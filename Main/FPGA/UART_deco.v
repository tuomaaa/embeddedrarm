==> flow/design.v <==
module UART(
input clk,
input rx,
output reg[7:0] out,
output reg data_ready,
output reg led_debug=0,
output reg led_debug2=1
);
parameter CLKBIT = 12000000/115200;  
reg [10:0] clkcnt;
reg[7:0] data;
reg[3:0] idx = 0;
localparam IDLE = 2'b00;
localparam START = 2'b01;
localparam STOP = 2'b10;
localparam DATA = 2'b11;
reg[1:0] STATE=IDLE;
always@(posedge clk)begin
    case(STATE)
        IDLE: begin
            data_ready <=0;
            clkcnt <= 0;
            led_debug2 <= 1;  
            if(rx == 0)
                STATE <= START;
        end
        START: begin
            led_debug2 <= 0;  
            if (clkcnt == CLKBIT/2) begin  
                clkcnt <= 0;
                if (rx == 0)begin
                    idx <= 0;        
                    STATE <= DATA;
                    end
                else
                    STATE <= IDLE;  
            end else
                clkcnt <= clkcnt + 1;
        end
        DATA: begin
            if(clkcnt == CLKBIT) begin
                clkcnt <= 0;
                data[idx] <= rx;
                if(idx == 7)
                    STATE<=STOP;
                else
                    idx <= idx + 1;
            end else
                clkcnt <= clkcnt + 1;
        end
        STOP: begin
            if (clkcnt == CLKBIT) begin
                clkcnt <= 0;
                    out <= data;      
                    data_ready <= 1;
                STATE <= IDLE;
            end else
                clkcnt <= clkcnt + 1;
        end
    endcase
end
endmodule
module UART_deco(
    input rx,
    input clk,
    output reg[2:0] motor,
    output reg[7:0] angle
);
    wire data_ready;
    wire [7:0] data_out;
    reg[1:0] STATE;
    localparam IDLE_M = 2'b00;
    localparam MOTOR = 2'b01;
    localparam IDLE_A = 2'b10;
    localparam ANGLE = 2'b11;
    wire led;
    UART uart_inst(
        .clk(clk),
        .rx(rx),
        .out(data_out),
        .data_ready(data_ready),
        .led_debug(led),
        .led_debug2()
    );
    always@(posedge clk) begin
        case(STATE)
            IDLE_M: begin
                if(data_ready == 0) begin
                    STATE <= MOTOR;
                end
            end
            MOTOR: begin
                if(data_ready) begin
                    motor <= data_out[2:0];
                    STATE <= IDLE_A;
                end
            end
            IDLE_A: begin
                if(data_ready == 0) begin
                    STATE <= ANGLE;
                end
            end
            ANGLE: begin
                if(data_ready) begin
                    angle <= data_out;
                    STATE <= IDLE_M;
                end
            end
        endcase
    end
endmodule
---- Tool chain data of UART_deco ----
What the tools print for UART_deco, step after step.
Line numbers count from 1 in the design file above.
Operators carry their Yosys type and port widths (W data, S select, Z words).
Library cell names are shortened.
Not given: -
set-up
  top ..................................... UART_deco
  clock port .............................. clk
  cell library ............................ sky130hd
  corner .................................. tt_025C_1v80

---- After elaboration ----
Yosys after proc, flatten, opt, wreduce and memory -nomap, before mapping. Memory bits, and registers merged into a memory's read port (data or address), are not among the register bits. Print and check cells are not counted. Equal cells are merged and count once.
word-level totals
  flip-flop bits (word level) ............. 47
  latch bits .............................. 0
  bits in writable memories ............... 0
  memory bits (read-only) ................. 0
  word width x clocked read ports ......... 0
  memories kept ........................... 0
  output and inout port bits .............. 11
  word-level cells ........................ 78
operators by class
  $add $sub $neg .......................... 3
  $mul .................................... 0
  div/mod/pow operators ................... 0
  order comparisons ....................... 0
  equal/unequal tests ..................... 20
  shift operators ......................... 2
  multiplexer cells ....................... 24
  bitwise logic cells ..................... 4
  reduce/logical cells .................... 16
operator list
  operator                 number
  $pmux W11 S3             1
  $mux W11                 2
  $mux W2                  10
  $pmux W2 S4              2
  $mux W8                  2
  $mux W4                  4
  $ne A2 B1 Y1 const B     6
  $add A11 B1 Y11 const B  1
  $eq A11 B6 Y1 const B    1
  $eq A11 B7 Y1 const B    1
  $ne A2 B2 Y1 const B     5
  $reduce_and A2 Y1        5
  $reduce_and A5 Y1        2
  $shift A1 B5 Y8          1
  $shift A1 B5 Y8 const A  1
  $eq A2 B2 Y1 const B     4
  $reduce_bool A4 Y1       2
  $and A8 B8 Y8            1
  $or A8 B8 Y8             1
  $not A8 Y8               1
  $pmux W4 S2              1
  $reduce_and A6 Y1        1
  $neg A4 Y5               1
  $eq A2 B1 Y1 const B     2
  $logic_not A2 Y1         2
  $reduce_bool A2 Y1       2
  $add A4 B1 Y4 const B    1
  $eq A4 B3 Y1 const B     1
Not listed: further kinds 5, cells in them 5.

---- Logic depth ----
Yosys ltp: most cells in a row. Word level: on the elaborated netlist, between registers, memories and ports. Mapped: between sequential cells and ports; inverters and the memories' decode and read muxes count.
depth
  depth in word-level cells ............... 7
  ABC_AREA ................................ 0
  gate-level depth with buffers ........... 7
  depth with buffers taken out ............ 6

---- Netlist ----
The flow's flattened synthesis, as Yosys stat reports it; memories are mapped. The netlist is that of the ABC_AREA named above (0 if unset); the other value can give another one.
cell types
  cell type  number  area in all (um2)
  edfxtp_1   34      1.02E+03
  dfxtp_1    15      300.288
  ha_1       7       87.584
  nor2_1     22      82.579
  xor2_1     9       78.826
  o21ai_0    10      50.048
  and3_1     7       43.792
  inv_1      11      41.29
  nand3_1    6       30.029
  nand4_1    4       25.024
  buf_6      2       22.522
  o21a_1     3       22.522
  a31oi_4    1       21.27
  a21oi_1    4       20.019
  and2_1     3       18.768
  nand2_1    5       18.768
  xnor2_1    2       17.517
  a41oi_2    1       16.266
Not listed: further types 23, cells in them 26.
synthesis totals
  mapped cells ............................ 172
  cell area after synthesis ............... 2125.8 um2
  mapped flip-flops ....................... 49
By module: a second synthesis without flattening, with its own total; a netlist apart from the flattened one above.
second synthesis, totals
  cells (unflattened synthesis) ........... 179
  area (unflattened synthesis) ............ 2183.3 um2
Each row is one instance without its submodules.
by module
  module     instances  cells  area (um2)  seq. area (um2)
  UART       1          158    1722.9      940.9
  UART_deco  1          21     460.4       410.4

---- Timing after synthesis ----
Source: OpenSTA report_checks on the synthesized netlist (no wires, ideal clock, input and output delay 20% of the period each), path of least setup slack; recovery checks are left aside. Register names are those of the netlist, which keeps one name where synthesis merged equal registers.
path post-synthesis
  path kind ............................... flip-flop to flip-flop
  start ................................... register uart_inst.idx[0]
  end ..................................... register uart_inst.data[0]
  clock period ............................ 2.19 ns
  library setup time ...................... 0.262 ns
  launch time at the first pin ............ 0.000 ns
  arrival time ............................ 1.782 ns
  slack ................................... 0.146 ns
  path delay .............................. 2.044 ns
  stages .................................. 7
  synthesis period reached ................ 2.044 ns
"path delay" is the arrival time less input delay plus setup time.
"stages" counts driving pins, that of a launching flip-flop among them; a cell with two outputs on the path counts twice.
"synthesis period reached" is the clock period less the worst setup slack; recovery checks do not enter. This is arithmetic on one report: input and output delays are still those of the set period (20% each).
The rows between start and end are the longest chain of elaborated cells between them; the timing report does not say that the signal goes this way. Where chains are equally long, one stands for them.
Each line given opens the expression or statement behind the cell; cells for indexed reads and writes are added by Yosys, which also makes memories of some case tables.
on the way, post-synthesis
  path through ............................ edfxtp_1 -> buf_6 -> inv_1 -> ha_1 -> or3_1 -> nor3_1 -> mux2_1
  length of the longest elaborated chain .. 7
  elaborated cells on any way between the ends .. 8
  RTL lines with such cells ............... 3
RTL lines, path post-synthesis
  what             line  source
  from (decl)      12    reg[3:0] idx = 0;
  from (assign)    32    idx <= 0;
  from (assign)    47    idx <= idx + 1;
  $neg A4 Y5       43    data[idx] <= rx;
  $shift A1 B5 Y8  43
  $not A8 Y8       43
  $and A8 B8 Y8    43
  $or A8 B8 Y8     43
  $mux W8          41    if(clkcnt == CLKBIT) begin
  $mux W8          19    case(STATE)
  to (assign)      43
  to (decl)        11    reg[7:0] data;

---- Path in the finished layout ----
Path of least setup slack in the final report of flow run 2 (OpenROAD, finished layout, wires in). Where an end is a register, its clock arrival counts in the times.
path post-layout
  path kind ............................... flip-flop to flip-flop
  start ................................... register uart_inst.idx[0]
  end ..................................... register uart_inst.data[4]
  clock period ............................ 1.75 ns
  library setup time ...................... 0.24 ns
  launch time at the first pin ............ 0.30 ns
  arrival time ............................ 1.84 ns
  slack ................................... -0.04 ns
  stages .................................. 6
The rows between start and end are the longest chain of elaborated cells between them; the timing report does not say that the signal goes this way. Where chains are equally long, one stands for them.
on the way, post-layout
  path through ............................ edfxtp_1 -> buf_4 -> or3_4 -> a31oi_4 -> nor3_2 -> mux2_4
  length of the longest elaborated chain .. 7
  elaborated cells on any way between the ends .. 8
  RTL lines with such cells ............... 3
RTL lines, path post-layout
  what             line  source
  from (decl)      12    reg[3:0] idx = 0;
  from (assign)    32    idx <= 0;
  from (assign)    47    idx <= idx + 1;
  $neg A4 Y5       43    data[idx] <= rx;
  $shift A1 B5 Y8  43
  $not A8 Y8       43
  $and A8 B8 Y8    43
  $or A8 B8 Y8     43
  $mux W8          41    if(clkcnt == CLKBIT) begin
  $mux W8          19    case(STATE)
  to (assign)      43
  to (decl)        11    reg[7:0] data;

Ticket comment

Top module UART_deco; platform sky130hd; tools Yosys and OpenROAD; 2 stored runs in no particular order. Input and output delays are each 20% of the period that was set; the output load is 0.01 pF.
"clock period achieved" = clock period - worst setup slack. The figure is calculated, with input and output delays left at 20% of the set period.
By "critical path time" is meant the share of the clock period that the worst setup path is allowed (20% is reserved at inputs, 20% at outputs), minus its slack. Clock arrival times at its registers enter into it.
"total power after layout" rests on the timing tool's default activity at the inputs, not on a simulated workload.

---- flow run 1 ----
settings
  period_ns = 2.2
  CORE_UTILIZATION = 59
  PLACE_DENSITY_LB_ADDON = 0.03
  CORE_ASPECT_RATIO = 1.71
  CELL_PAD_IN_SITES_GLOBAL_PLACEMENT = 2
  GPL_TIMING_DRIVEN = 1
  GPL_ROUTABILITY_DRIVEN = 0
  CTS_CLUSTER_SIZE = 83
  CTS_CLUSTER_DIAMETER = 119
  CAP_MARGIN = 15
  SLEW_MARGIN = 0
  MAX_ROUTING_LAYER = met5
  CORE_MARGIN = 2
results
  stopped before the end: placement reported FLW-0024

---- flow run 2 ----
settings
  period_ns = 1.75
  CORE_UTILIZATION = 30
  SETUP_SLACK_MARGIN = -0.07
  PLACE_DENSITY_LB_ADDON = 0.01
  TNS_END_PERCENT = 10
  SLEW_MARGIN = 0
  MIN_ROUTING_LAYER = met2
  MAX_ROUTING_LAYER = met4
  CAP_MARGIN = 20
  CORE_MARGIN = 2
results
  overall die area ........................ 7775.7 um2
  total power after layout ................ 1.928 mW
  worst setup slack after layout .......... -0.042 ns
  cell area after synthesis ............... 2125.8 um2
  worst hold slack ........................ 0.423 ns
  utilization after routing ............... 38.4 %
  critical path time ...................... 1.79 ns
  critical path type ...................... flip-flop to flip-flop
  clock period achieved ................... 1.792 ns
