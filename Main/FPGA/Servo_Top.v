==> flow/design.v <==
module Servo_PWM(
    input clk,
    input reset,
    input [7:0] angle,
    output wire pwm_out
);
    reg [17:0] counter;   
    wire [7:0] angle_clamped = (angle > 180) ? 180 : angle;
    wire [17:0] pulse_width = 6000 + angle_clamped * 133;
    always @(posedge clk or posedge reset) begin
        if (reset)
            counter <= 0;
        else begin
            if (counter == 239999)
                counter <= 0;
            else
                counter <= counter + 1;
        end
    end
    assign pwm_out = (counter < pulse_width) ? 1 : 0;
endmodule
module Servo_Top(
    input clk,
    input rx,
    output pwm_out,
    output reg led_debug,
    output reg led_debug2
);
    wire [7:0] uart_data;
    wire data_ready;
    reg [7:0] angle = 90;
    wire pwm_signal;
    UART uart_inst(
        .clk(clk),
        .rx(rx),
        .out(uart_data),
        .data_ready(data_ready),
        .led_debug(led_debug),
        .led_debug2(led_debug2)
    );
    always @(posedge clk) begin
        if (data_ready)
            angle <= uart_data;
    end
    Servo_PWM servo1(
        .clk(clk),
        .reset(1'b0),
        .angle(angle),
        .pwm_out(pwm_signal)
    );
    assign pwm_out = pwm_signal;
endmodule
module UART(
input clk,
input rx,
output reg[7:0] out,
output reg data_ready,
output reg led_debug=0,
output reg led_debug2=1
);
parameter CLKBIT = 12000000/115200;  
reg [10:0] clkcnt;
reg[7:0] data;
reg[3:0] idx = 0;
localparam IDLE = 2'b00;
localparam START = 2'b01;
localparam STOP = 2'b10;
localparam DATA = 2'b11;
reg[1:0] STATE=IDLE;
always@(posedge clk)begin
    case(STATE)
        IDLE: begin
            data_ready <=0;
            clkcnt <= 0;
            led_debug2 <= 1;  
            if(rx == 0)
                STATE <= START;
        end
        START: begin
            led_debug2 <= 0;  
            if (clkcnt == CLKBIT/2) begin  
                clkcnt <= 0;
                if (rx == 0)begin
                    idx <= 0;        
                    STATE <= DATA;
                    end
                else
                    STATE <= IDLE;  
            end else
                clkcnt <= clkcnt + 1;
        end
        DATA: begin
            if(clkcnt == CLKBIT) begin
                clkcnt <= 0;
                data[idx] <= rx;
                if(idx == 7)
                    STATE<=STOP;
                else
                    idx <= idx + 1;
            end else
                clkcnt <= clkcnt + 1;
        end
        STOP: begin
            if (clkcnt == CLKBIT) begin
                clkcnt <= 0;
                    out <= data;      
                    data_ready <= 1;
                STATE <= IDLE;
            end else
                clkcnt <= clkcnt + 1;
        end
    endcase
end
endmodule
# Tool chain data of Servo_Top
# The steps from the RTL of Servo_Top to its reports follow in flow order.
# Line numbers count from 1 in the design file above.
# Operators: Yosys type, input widths -> output width; for muxes data width and select width s.
# Cell names lack the library's common part.
# A cell with n/a has no value.
[setup] top="Servo_Top" clock_port="clk" lib="sky130hd" corner="tt_025C_1v80"

# After elaboration
# Yosys after proc, flatten, opt, wreduce and memory -nomap, before mapping. Memory bits, and registers merged into a memory's read port (data or address), are not among the register bits. Print and check cells are not counted. Equal cells are merged and count once.
[classes] n_mul=1 n_addsub=5 shift=2 cmp=2 equal=14 mux=22 n_logic=4 n_reduce_logical=12
[op_table] op="$mul 8x8->16 const B" count=1
[op_table] op="$pmux 11 s3" count=1
[op_table] op="$mux 8" count=3
[op_table] op="$mux 11" count=2
[op_table] op="$add 13x18->18 const A" count=1
[op_table] op="$add 18x1->18 const B" count=1
[op_table] op="$lt 18x18->1" count=1
[op_table] op="$eq 18x18->1 const B" count=1
[op_table] op="$mux 4" count=4
[op_table] op="$mux 2" count=6
[op_table] op="$add 11x1->11 const B" count=1
[op_table] op="$eq 11x6->1 const B" count=1
[op_table] op="$eq 11x7->1 const B" count=1
[op_table] op="$shift 1x5->8" count=1
[op_table] op="$shift 1x5->8 const A" count=1
[op_table] op="$ne 2x1->1 const B" count=4
[op_table] op="$gt 8x8->1 const B" count=1
[op_table] op="$and 8x8->8" count=1
[op_table] op="$or 8x8->8" count=1
[op_table] op="$not 8->8" count=1
[op_table] op="$pmux 4 s2" count=1
[op_table] op="$pmux 2 s4" count=1
[op_table] op="$ne 2x2->1 const B" count=3
[op_table] op="$reduce_and 2->1" count=3
[op_table] op="$reduce_bool 2->1" count=3
[op_table] op="$reduce_and 6->1" count=1
[op_table] op="$neg 4->5" count=1
[op_table] op="$reduce_and 5->1" count=1
# Not listed: further kinds 11, cells in them 14.
[word_totals] ff_bits=61

# Depth
# Yosys ltp: most cells in a row. Word level: on the elaborated netlist, between registers, memories and ports. Mapped: between sequential cells and ports; inverters and the memories' decode and read muxes count.
[depth] ltp_word=7 ABC_AREA=0 mapped_depth=22 ltp_nobuf=20

# Mapped cells and area
# The flow's flattened synthesis, as Yosys stat reports it; memories are mapped. The netlist is that of the ABC_AREA named above (0 if unset); the other value can give another one.
[synth_totals] ffs=61 cells=409 yosys_area_um2=3962.6
[by_type] cell="edfxtp_1" count=32 type_area_um2=960.922
[by_type] cell="ha_1" count=50 type_area_um2=625.6
[by_type] cell="dfxtp_1" count=29 type_area_um2=580.557
[by_type] cell="xnor2_1" count=26 type_area_um2=227.718
[by_type] cell="xor2_1" count=20 type_area_um2=175.168
[by_type] cell="nor2_1" count=46 type_area_um2=172.666
[by_type] cell="o21ai_0" count=20 type_area_um2=100.096
[by_type] cell="inv_1" count=24 type_area_um2=90.086
[by_type] cell="nand2_1" count=23 type_area_um2=86.333
[by_type] cell="a21oi_1" count=16 type_area_um2=80.077
[by_type] cell="nand3_1" count=15 type_area_um2=75.072
[by_type] cell="and3_1" count=10 type_area_um2=62.56
[by_type] cell="nand4_1" count=8 type_area_um2=50.048
[by_type] cell="xnor2_2" count=3 type_area_um2=48.797
[by_type] cell="a21o_1" count=5 type_area_um2=37.536
[by_type] cell="nor3_1" count=7 type_area_um2=35.034
[by_type] cell="nor2b_1" count=5 type_area_um2=31.28
[by_type] cell="clkbuf_1" count=8 type_area_um2=30.029
# Other cell types: 38; their cells: 62.
# By module: a second synthesis without flattening, with its own total; a netlist apart from the flattened one above.
[hier_totals] hier_cells=415 area_unflattened_um2=4255.3
# Each row is one instance without its submodules.
[by_module] module="Servo_PWM" mod_area_um2=2258.4 n_cells=250 seq_area_um2=450.4 n_inst=1
[by_module] module="UART" mod_area_um2=1752.9 n_cells=156 seq_area_um2=940.9 n_inst=1
[by_module] module="Servo_Top" mod_area_um2=244.0 n_cells=9 seq_area_um2=240.2 n_inst=1

# Worst setup path after synthesis
# Path of least setup slack by OpenSTA after synthesis, without wires, with an ideal clock, recovery checks aside; 20% of the period is set as input and as output delay. Where synthesis merged equal registers, the netlist keeps one of their names.
[synth_timing] path_kind="register to output" start="register angle[3]" end="output port pwm_out" setup_slack_ns=0.441 delay_ns=4.807 t_arrival_ns=4.807 path_stages=22 n_path_buf=2 launch_ns=0.000 period_ns=6.56 period_less_setup_slack_ns=6.119
# "delay_ns" is the arrival time less input delay plus setup time.
# At an output port there is no setup time.
# "path_stages": output pins that drive a net of the path, with the launching flip-flop's if there is one; two outputs of one cell count as two.
# "period_less_setup_slack_ns" is the clock period less the worst setup slack; recovery checks do not enter. This is arithmetic on one report: input and output delays are still those of the set period (20% each).
# Between the ends stands the longest chain of elaborated cells between them, by number of cells; it is not shown to be the way that was timed. Of several equally long chains one is given.
# Each line given opens the expression or statement behind the cell; cells for indexed reads and writes are added by Yosys, which also makes memories of some case tables.
[synth_between] path_cell_list="edfxtp_1 > clkbuf_1 > o211a_1 > o21ai_0 > clkbuf_1 > nand2_1 > inv_1 > ha_1 > ha_1 > ha_1 > ha_1 > a21oi_1 > o311ai_2 > a31o_1 > maj3_2 > xnor2_2 > or3_1 > ha_1 > a21o_1 > a211oi_1 > o21ai_0 > a21oi_1" elab_chain_len=6
[synth_rtl] item="start: declaration" line=31 rtl="reg [7:0] angle = 90;"
[synth_rtl] item="start: assignment" line=43 rtl="angle <= uart_data;"
[synth_rtl] item="$gt 8x8->1" line=8 rtl="wire [7:0] angle_clamped = (angle > 180) ? 180 : angle;"
[synth_rtl] item="$mux 8" line=8
[synth_rtl] item="$mul 8x8->16" line=9 rtl="wire [17:0] pulse_width = 6000 + angle_clamped * 133;"
[synth_rtl] item="$add 13x18->18" line=9
[synth_rtl] item="$lt 18x18->1" line=20 rtl="assign pwm_out = (counter < pulse_width) ? 1 : 0;"
[synth_rtl] item="$mux 1" line=20
[synth_rtl] item="end: declaration" line=25 rtl="output pwm_out,"

# Path in the finished layout
# Path of least setup slack in the final report of entry B (OpenROAD, finished layout, wires in). Where an end is a register, its clock arrival counts in the times.
[layout_timing] path_kind="register to output" start="register angle[3]" end="output port pwm_out" setup_slack_ns=-0.05 path_stages=23 period_ns=5.75 n_path_buf=3 t_arrival_ns=4.65 launch_ns=0.33
# Between the ends stands the longest chain of elaborated cells between them, by number of cells; it is not shown to be the way that was timed. Of several equally long chains one is given.
[layout_between] path_cell_list="edfxtp_1 > o211a_1 > o21ai_2 > buf_6 > nand2b_4 > ha_4 > ha_4 > ha_4 > ha_4 > nor3_2 > nor2_1 > a31o_1 > maj3_2 > xnor2_2 > buf_4 > a311oi_2 > xor2_1 > ha_2 > a21o_1 > a211oi_2 > o21ai_1 > a21oi_2 > buf_2" elab_chain_len=6
[layout_rtl] item="start: declaration" line=31 rtl="reg [7:0] angle = 90;"
[layout_rtl] item="start: assignment" line=43 rtl="angle <= uart_data;"
[layout_rtl] item="$gt 8x8->1" line=8 rtl="wire [7:0] angle_clamped = (angle > 180) ? 180 : angle;"
[layout_rtl] item="$mux 8" line=8
[layout_rtl] item="$mul 8x8->16" line=9 rtl="wire [17:0] pulse_width = 6000 + angle_clamped * 133;"
[layout_rtl] item="$add 13x18->18" line=9
[layout_rtl] item="$lt 18x18->1" line=20 rtl="assign pwm_out = (counter < pulse_width) ? 1 : 0;"
[layout_rtl] item="$mux 1" line=20
[layout_rtl] item="end: declaration" line=25 rtl="output pwm_out,"

# 2 stored runs of Servo_Top in the flow (synthesis by Yosys, layout by OpenROAD, sky130hd cells), in arbitrary order. Constraints: input delay and output delay 20% of the set period each, output load 0.01 pF.
# By "clock_period_reached_ns" is meant the clock period of the run minus its worst setup slack. This is arithmetic on one report: input and output delays are still those of the set period (20% each).
# "worst_path_allowed_less_slack_ns" is the time allowed to the run's worst setup path (the clock period less input and output delay, where it has them) less its slack. Clock arrival times count: a late capture clock shortens it, a late launch clock lengthens it.
# "fin_power_w" rests on the timing tool's default activity at the inputs, not on a simulated workload.
run="entry A" settings period_ns=10.3 CORE_UTILIZATION=71 SETUP_SLACK_MARGIN=0.08 PLACE_DENSITY_LB_ADDON=0.07 CORE_MARGIN=4 CELL_PAD_IN_SITES_GLOBAL_PLACEMENT=1 CELL_PAD_IN_SITES_DETAIL_PLACEMENT=0 TNS_END_PERCENT=15 GPL_ROUTABILITY_DRIVEN=1 MIN_ROUTING_LAYER="met1" CAP_MARGIN=20 SLEW_MARGIN=20
run="entry A" outcome="incomplete, placement halted on FLW-0024"
run="entry B" settings period_ns=5.75 CORE_UTILIZATION=60 SETUP_SLACK_MARGIN=1.03 PLACE_DENSITY_LB_ADDON=0.13 CORE_MARGIN=7 CELL_PAD_IN_SITES_GLOBAL_PLACEMENT=1 CAP_MARGIN=0 SLEW_MARGIN=35
run="entry B" results setup_tns_ns=-0.051 worst_path_allowed_less_slack_ns=4.65 timing.worst_path_kind="register to output" fin_power_w=0.0008341 design_die_area_um2=9075.4 holdWs_ns=0.423 synth_area_um2=3962.6 final_util_pct=77.2 stdcell_area_um2=4903.4 fin_ws_ns=-0.051 clock_period_reached_ns=5.801
