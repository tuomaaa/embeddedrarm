==> flow/design.v <==
module AngleSweep(
    input clk,
    input reset,
    output reg [7:0] angle,
    output reg direction       
);
    parameter SPEED_DIV = 120000;   
    reg [19:0] speed_cnt;
    always @(posedge clk or posedge reset) begin
        if (reset) begin
            angle <= 8'd0;
            direction <= 1'b0;
            speed_cnt <= 0;
        end
        else begin
            if (speed_cnt == SPEED_DIV - 1) begin
                speed_cnt <= 0;
                if (direction == 1'b0) begin
                    if (angle == 8'd180) begin
                        direction <= 1'b1;
                        angle <= 8'd179;
                    end
                    else begin
                        angle <= angle + 1;
                    end
                end
                else begin
                    if (angle == 8'd0) begin
                        direction <= 1'b0;
                        angle <= 8'd1;
                    end
                    else begin
                        angle <= angle - 1;
                    end
                end
            end
            else begin
                speed_cnt <= speed_cnt + 1;
            end
        end
    end
endmodule
# Reports on AngleSweep
# Tool output for the design above, in the order of the flow.
# Line numbers count from 1 in the design file above.
# Operators carry their Yosys type and port widths (W data, S select, Z words).
# Not given: --
# design
design	AngleSweep
clock	clk
library	sky130hd
pvt_corner	tt_025C_1v80

# Word-level counts
# Yosys after proc, flatten, opt, wreduce and memory -nomap, before mapping. Enables and synchronous resets that opt folds into registers are not counted as muxes. Memory bits, and registers merged into a memory's read port (data or address), are not among the register bits. Print and check cells are not counted. Equal cells are merged and count once.
# bits
n_memories	0
elab_cells	16
latchBits	0
clocked_rd_ports_x_width	0
output_inout_bits	9
ram_bits	0
regBits	29
romBits	0
# classes
reduce_logical	1
div	0
shifts	0
bitwise	0
n_eq	2
muxes	7
n_cmp	0
mul	0
addsub	3
# ops
operator	count
$mux W8	3
$add A20 B1 Y20 const B	1
$eq A20 B17 Y1 const B	1
$mux W20	1
$add A8 B1 Y8 const B	1
$sub A8 B1 Y8 const B	1
$eq A8 B8 Y1 const B	1
$logic_not A8 Y1	1
$mux W1	3

# Depth
# Longest topological path by Yosys (ltp), each cell counted once; first at word level (registers and memories cut), then after technology mapping (sequential cells cut; the memories' decode and read muxes count).
# logic_depth
depth_word	3
abc_area	0
depth_mapped	8
depth_no_buf	7

# Synthesis result
# Yosys stat after the flow's synthesis: flattened, memories mapped to cells. It holds for the ABC_AREA given above (unset counts as 0); a run with the other value may have another netlist.
# types
cell_type	count	type_area_um2
sky130_fd_sc_hd__dfrtp_1	29	725.696
sky130_fd_sc_hd__nor2_1	24	90.086
sky130_fd_sc_hd__xor2_1	10	87.584
sky130_fd_sc_hd__xnor2_1	8	70.067
sky130_fd_sc_hd__nand3_1	11	55.053
sky130_fd_sc_hd__ha_1	4	50.048
sky130_fd_sc_hd__o21ai_0	10	50.048
sky130_fd_sc_hd__nand2_1	11	41.29
sky130_fd_sc_hd__a21oi_1	8	40.038
sky130_fd_sc_hd__and4_1	4	35.034
sky130_fd_sc_hd__nand4_1	5	31.28
sky130_fd_sc_hd__nor3_1	6	30.029
sky130_fd_sc_hd__nor3b_1	4	30.029
sky130_fd_sc_hd__o31ai_1	4	30.029
sky130_fd_sc_hd__buf_6	2	22.522
sky130_fd_sc_hd__inv_1	6	22.522
sky130_fd_sc_hd__a22oi_1	2	15.014
sky130_fd_sc_hd__clkbuf_1	4	15.014
# Other cell types: 19; their cells: 25.
# mapped
ffs	29
mapped_cells	177
n_buf	8
area_um2	1641.6

# Worst setup path after synthesis
# Source: OpenSTA report_checks on the synthesized netlist (no wires, ideal clock, input and output delay 20% of the period each), path of least setup slack; recovery checks are left aside. Register names are those of the netlist, which keeps one name where synthesis merged equal registers.
# synth_timing
path_type	reg-to-reg
startpoint	reg angle[0]
endpoint	reg angle[2]
setup_ps	136
n_path_buf	1
stages	9
path_slack_ps	271
period_ps	2400
t_arrival_ps	1994
path_delay_ps	2130
period_less_setup_slack_ps	2129
# "path_delay_ps" is the arrival time less input delay plus setup time.
# "stages" counts driving pins, that of a launching flip-flop among them; a cell with two outputs on the path counts twice.
# "period_less_setup_slack_ps" is the clock period less the worst setup slack; recovery checks do not enter. This is arithmetic on one report: input and output delays are still those of the set period (20% each).
# Between the ends stands the longest chain of elaborated cells between them, by number of cells; it is not shown to be the way that was timed. Of several equally long chains one is given.
# A line is the first line of the expression or statement that the cell stems from. Yosys adds cells for indexed reads and writes and turns some case tables into memories.
# At most two assigning lines are given for a register; there are more.
# synth_between
path_cell_list	sky130_fd_sc_hd__dfrtp_1 -> sky130_fd_sc_hd__clkbuf_1 -> sky130_fd_sc_hd__inv_1 -> sky130_fd_sc_hd__ha_1 -> sky130_fd_sc_hd__or4b_4 -> sky130_fd_sc_hd__o21ai_0 -> sky130_fd_sc_hd__nor2_1 -> sky130_fd_sc_hd__o31ai_2 -> sky130_fd_sc_hd__o31ai_1
elab_chain_len	3
# synth_lines
item	line_no	text
start: declaration	4	output reg [7:0] angle,
start: assignment	24	angle <= angle + 1;
start: assignment	33	angle <= angle - 1;
$add A8 B1 Y8	24
$mux W8	19	if (angle == 8'd180) begin
$mux W8	18	if (direction == 1'b0) begin
end: assignment	24
end: assignment	33
end: declaration	4

# Worst path after layout
# Path of least setup slack in the final report of run 1 (OpenROAD, finished layout, wires in). Where an end is a register, its clock arrival counts in the times.
# The report prints the path's times to 10 ps; the period is as set.
# layout_timing
path_type	reg-to-reg
startpoint	reg speed_cnt[8]
endpoint	reg speed_cnt[17]
stages	6
setup_ps	110
path_slack_ps	1200
period_ps	3470
n_path_buf	0
t_arrival_ps	2440
# Between the ends stands the longest chain of elaborated cells between them, by number of cells; it is not shown to be the way that was timed. Of several equally long chains one is given.
# At most two assigning lines are given for a register; there are more.
# layout_between
path_cell_list	sky130_fd_sc_hd__dfrtp_1 -> sky130_fd_sc_hd__or4_1 -> sky130_fd_sc_hd__nor4b_2 -> sky130_fd_sc_hd__and3_2 -> sky130_fd_sc_hd__nor2_1 -> sky130_fd_sc_hd__mux2_2
elab_chain_len	2
# layout_lines
item	line_no	text
start: declaration	8	reg [19:0] speed_cnt;
start: assignment	13	speed_cnt <= 0;
start: assignment	38	speed_cnt <= speed_cnt + 1;
$add A20 B1 Y20	38
$mux W20	16	if (speed_cnt == SPEED_DIV - 1) begin
end: assignment	17	speed_cnt <= 0;
end: assignment	38
end: declaration	8

# 2 stored runs of AngleSweep in the flow (synthesis by Yosys, layout by OpenROAD, sky130hd cells), in arbitrary order. Constraints: input delay and output delay 20% of the set period each, output load 0.01 pF.
# "worstPathTime_ps": the worst setup path's part of the clock period (all of it between registers, 20% less for each end at a port) less its slack. A launch clock that arrives late makes it longer, a capture clock that arrives late makes it shorter.
# "worstPathTime_ps" is given in steps of 10 ps.
# Among the settings, . means not set for that run.
setting or result,run 1,run 2
period_ns,3.47,2.87
CORE_UTILIZATION,27,42
SETUP_SLACK_MARGIN,0.99,0.37
PLACE_DENSITY_LB_ADDON,0.07,.
CORE_MARGIN,5,2
GPL_ROUTABILITY_DRIVEN,1,.
CTS_CLUSTER_SIZE,53,63
CAP_MARGIN,20,20
SLEW_MARGIN,20,20
PLACE_DENSITY,.,0.47
CELL_PAD_IN_SITES_GLOBAL_PLACEMENT,.,0
MIN_ROUTING_LAYER,.,met2
synthesis_area_um2,1641.6,1641.6
total_die_area_um2,7739.6,4424.9
stdcell_area_um2,1891.8,1891.8
setup_worst_slack_ps,1199,511
hold_ws_ps,473,475
worstPathTime_ps,2270,2360
path_kind,reg-to-reg,reg-to-reg
